==> flow/design.v <==
interface vga_if;
    logic [10:0] vcount;
    logic [10:0] hcount;
    logic vblnk;
    logic hblnk;
    logic vsync;
    logic hsync;
    logic [11:0] rgb;
    modport in (
        input vcount, hcount, vblnk, hblnk, vsync, hsync, rgb
    );
    modport out (
        output vcount, hcount, vblnk, hblnk, vsync, hsync, rgb
    );
endinterface
`timescale 1 ns / 1 ps
module mouse_to40 (
    input  logic [11:0] xpos_in,
    input  logic [11:0] ypos_in,
    input  logic clk,
    input  logic rst,
    output logic [11:0] xpos_out,
    output logic [11:0] ypos_out
);
always_ff @(posedge clk) begin 
    if (rst) begin
        xpos_out <= '0;
        ypos_out <= '0;
    end else begin 
        xpos_out <= xpos_in;
        ypos_out <= ypos_in;
    end
end
endmodule
# == Step by step through the tools: mouse_to40 ==
# What the tools print for mouse_to40, step after step.
# Line numbers count from 1 in the design file above.
# Operators carry their Yosys type and port widths (W data, S select, Z words).
# Cell names lack the library's common part.
# Not given: --
# setup
top,mouse_to40
clock,clk
cell_library,sky130hd
corner,tt_025C_1v80

# == Elaborated design ==
# Source: Yosys, flattened and elaborated, memories not mapped. Widths are those after wreduce; folded enables and synchronous resets count as part of the registers. Registers that Yosys merges into a memory's read port (data or address) are not register bits. Print and check cells do not count. Equal cells are merged and count once.
# bits
register_bits,24
input_bits,26
elab_cells,2

# == Longest topological paths ==
# Longest topological path by Yosys (ltp), each cell counted once; first at word level (registers and memories cut), then after technology mapping (sequential cells cut; the memories' decode and read muxes count).
# depth
ltp_word,0
abc_area,0
depth_mapped,2

# == After synthesis ==
# The flow's flattened synthesis, as Yosys stat reports it; memories are mapped. The netlist is that of the ABC_AREA named above (0 if unset); the other value can give another one.
# The area totals of this step are shown rounded.
# by_type
type,n
dfxtp_1,24
nor2b_2,14
nor2b_1,6
and2b_1,4
buf_6,2
# mapped
stdcells,50
mapped_area_um2,693
ffs,24
buf_cells,2

# == Timing after synthesis ==
# Path of least setup slack by OpenSTA after synthesis, without wires, with an ideal clock, recovery checks aside; 20% of the period is set as input and as output delay. Where synthesis merged equal registers, the netlist keeps one of their names.
# synth_timing
path_type,reg-to-output
start,register xpos_out[0]
end,output xpos_out[0]
tclk_ns,0.677
out_delay_ns,0.135
arrival_time_ns,0.331
required_ns,0.542
setup_slack_ns,0.211
delay_ns,0.331
path_stages,1
n_path_buf,0
period_less_setup_slack_ns,0.466
# "delay_ns" = arrival - input delay + setup time.
# A path that ends at an output port has no setup time.
# "path_stages" counts driving pins, that of a launching flip-flop among them; a cell with two outputs on the path counts twice.
# "period_less_setup_slack_ns" is the clock period less the worst setup slack; recovery checks do not enter. This is arithmetic on one report: input and output delays are still those of the set period (20% each).
# synth_via
path_cell_list,dfxtp_1
elab_chain_cells,0
# synth_lines
item,line,rtl
from (decl),22,"output logic [11:0] xpos_out,"
from (assign),27,xpos_out <= '0;
from (assign),30,xpos_out <= xpos_in;
to (decl),22,

# == Timing after layout ==
# From the final timing report of flow run A: the path of least setup slack in the routed layout; clock arrival at registers is part of the times.
# layout_timing
path_type,reg-to-output
start,register ypos_out[8]
end,output ypos_out[8]
tclk_ns,0.531
out_delay_ns,0.11
arrival_time_ns,0.76
required_ns,0.42
setup_slack_ns,-0.34
path_stages,2
n_path_buf,1
# layout_via
path_cell_list,dfxtp_2 buf_6
elab_chain_cells,0
# layout_lines
item,line,rtl
from (decl),23,output logic [11:0] ypos_out
from (assign),28,ypos_out <= '0;
from (assign),31,ypos_out <= ypos_in;
to (decl),23,

# Flow measurements of mouse_to40 on sky130hd: 2 stored runs with different settings, listed in no order. Input and output delays are each 20% of the period that was set; the output load is 0.01 pF.
# "period_less_ws_ns": clock period set for the run, less the worst setup slack. It is reckoned from that one timing run; input and output delays stay at 20% of the period that was set.
# "worst_path_allowed_less_slack_ns" means the part of the period allowed to the worst setup path (the constraints hold back 20% at inputs and 20% at outputs) less its slack; where the path has registers, the arrival times of their clocks count too.
# "design_power_uw" rests on the timing tool's default activity at the inputs, not on a simulated workload.
# The measured numbers are rounded.
# A setting shown as . is not set for that run.
item,flow run A,flow run B
period_ns,0.531,0.283
CORE_UTILIZATION,40,30
SETUP_SLACK_MARGIN,0.15,.
PLACE_DENSITY_LB_ADDON,0.11,0.01
CELL_PAD_IN_SITES_GLOBAL_PLACEMENT,0,.
ABC_AREA,0,.
CAP_MARGIN,5,20
MAX_ROUTING_LAYER,met5,.
CORE_MARGIN,2,2
SLEW_MARGIN,20,10
CTS_CLUSTER_SIZE,.,11
yosys.chip_area_um2,693,693
die_footprint_um2,2080,2710
final_stdcell_area_um2,1360,1340
post_route_util_pct,81.6,61.2
final_setup_ws_ns,-0.339,-0.529
setup_tns_ns,-7.85,-12.6
ws_hold_ns,0.120,0.064
design_power_uw,3810,6440
period_less_ws_ns,0.870,0.812
worst_path_allowed_less_slack_ns,0.76,0.76
path_kind,reg-to-output,reg-to-output
